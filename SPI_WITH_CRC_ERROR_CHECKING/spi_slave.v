==> flow/design.v <==
module spi_slave_with_crc(
input sclk,cs,mosi,
  output reg done_receiving,err,
  output reg[7:0] data);
  typedef enum logic[1:0]{idle=0,receive=1,check_error=2}state_type;
  state_type state =idle;
  reg [3:0]count=0;
  reg[11:0]din_t;
  reg[4:0]generator_polynomial=5'b10011;  
  always@(negedge sclk) 
  begin
  case(state)
  idle:begin
  if(cs==0)
  begin
  state<=receive;
  end
  else
  begin
  state<=idle;
  done_receiving<=0;
  err<=0;
  end
  end
  receive:begin
  if(count<11)
  begin
  din_t[count]<=mosi;
  count<=count+1;
  state<=receive;
  end
  else
  begin
  din_t[count]<=mosi;
  state<=check_error;
  count<=0;
  done_receiving<=1;
  data<={mosi,din_t[10:4]};
  end
  end
  check_error:begin
  for(int i=11;i>=4;i--)
  begin
  if(din_t[i]==1)
  din_t[i-:5]=din_t[i-:5]^generator_polynomial;
  end
  if(din_t[3:0]==4'b0000)
  begin
  err<=0;
  end
  else
  begin
  err<=1;
  end
  end
  endcase
  end 
  endmodule
# --- Tool chain data of spi_slave_with_crc ---
# What the tools print for spi_slave_with_crc, step after step.
# Line numbers count from 1 in the design file above.
# Operators: Yosys type, input widths -> output width; for muxes data width and select width s.
# Cell names lack the library's common part.
setup:
  top: "spi_slave_with_crc"
  clk_port: "sclk"
  lib: "sky130hd"
  lib_corner: "tt_025C_1v80"

# --- After elaboration ---
# Yosys after proc, flatten, opt, wreduce and memory -nomap, before mapping. Memory bits, and registers merged into a memory's read port (data or address), are not among the register bits. Print and check cells are not counted. Equal cells are merged and count once.
bits:
  out_inout_bits: 10
  input_bits: 3
  regBits: 28
op_classes:
  reduce_logical: 7
  eq_ne: 4
  add_sub_neg: 2
  n_logic: 12
  cmp: 1
  n_mux: 24
  n_shift: 2
ops:
  columns: ["operator", "n"]
  rows:
  - ["$mux 4", 8]
  - ["$mux 2", 9]
  - ["$not 2->2", 8]
  - ["$shift 1x5->12", 1]
  - ["$shift 1x5->12 const A", 1]
  - ["$and 12x12->12", 1]
  - ["$or 12x12->12", 1]
  - ["$not 12->12", 1]
  - ["$neg 4->5", 1]
  - ["$ne 2x2->1 const B", 2]
  - ["$reduce_and 2->1", 2]
  - ["$reduce_bool 2->1", 2]
  - ["$add 4x1->4 const B", 1]
  - ["$lt 4x4->1 const B", 1]
  - ["$logic_not 4->1", 1]
  - ["$pmux 2 s2", 1]
  - ["$pmux 1 s2", 2]
  - ["$mux 1", 4]
  - ["$reduce_and 3->1", 1]
  - ["$eq 2x1->1 const B", 1]
  - ["$eq 2x2->1 const B", 1]
  - ["$logic_not 2->1", 1]
  - ["$not 1->1", 1]

# --- Longest topological paths ---
# Longest topological path by Yosys (ltp), each cell counted once; first at word level (registers and memories cut), then after technology mapping (sequential cells cut; the memories' decode and read muxes count).
logic_depth:
  depth_word: 27
  abc_area: 1
  ltp_mapped: 11
  mapped_depth_nobuf: 11

# --- Netlist ---
# Yosys stat after the flow's synthesis: flattened, memories mapped to cells. It holds for the ABC_AREA given above (unset counts as 0); a run with the other value may have another netlist.
by_type:
  columns: ["type", "n"]
  rows:
  - ["edfxtp_1", 28]
  - ["nand2_1", 59]
  - ["nand3_1", 19]
  - ["inv_1", 22]
  - ["o21ai_0", 13]
  - ["ha_1", 4]
  - ["a21oi_1", 6]
  - ["nor2_1", 8]
  - ["nand3_2", 2]
  - ["xnor2_2", 1]
  - ["xor2_2", 1]
  - ["a21o_1", 2]
  - ["nand3b_1", 2]
  - ["nor3_1", 3]
  - ["o21ai_1", 3]
  - ["nand4_1", 2]
  - ["buf_6", 1]
  - ["nor2_4", 1]
# Other cell types: 4; their cells: 5.
synth_totals:
  mapped_cells: 182
  mapped_area_um2: 1594.0
  ff_cells: 28

# spi_slave_with_crc through Yosys and OpenROAD on sky130hd: 2 stored runs, unordered, with their settings and measured results. The constraints put input and output delay at 20% of the set period each and load the outputs with 0.01 pF.
runs:
  - name: "run A"
    settings:
      period_ns: 2.81
      CORE_UTILIZATION: 67
      PLACE_DENSITY_LB_ADDON: 0.07
      CORE_ASPECT_RATIO: 0.85
      ABC_AREA: 1
      GPL_TIMING_DRIVEN: 1
      GPL_ROUTABILITY_DRIVEN: 0
      CTS_CLUSTER_DIAMETER: 55
      CAP_MARGIN: 20
      CORE_MARGIN: 2
      SLEW_MARGIN: 20
    results:
      setup_worst_slack_ns: -0.088
      holdWs_ns: 0.511
      total_negative_slack_ns: -0.584
      layout_utilization_pct: 81.3
      synth_chip_area_um2: 1594.0
      final_die_area_um2: 2786.6
  - name: "run B"
    settings:
      period_ns: 2.17
      CORE_UTILIZATION: 58
      CAP_MARGIN: 20
      CORE_MARGIN: 2
      SLEW_MARGIN: 20
    results:
      setup_worst_slack_ns: -0.260
      holdWs_ns: 0.498
      total_negative_slack_ns: -2.361
      layout_utilization_pct: 70.8
      synth_chip_area_um2: 1470.2
      final_die_area_um2: 2953.4
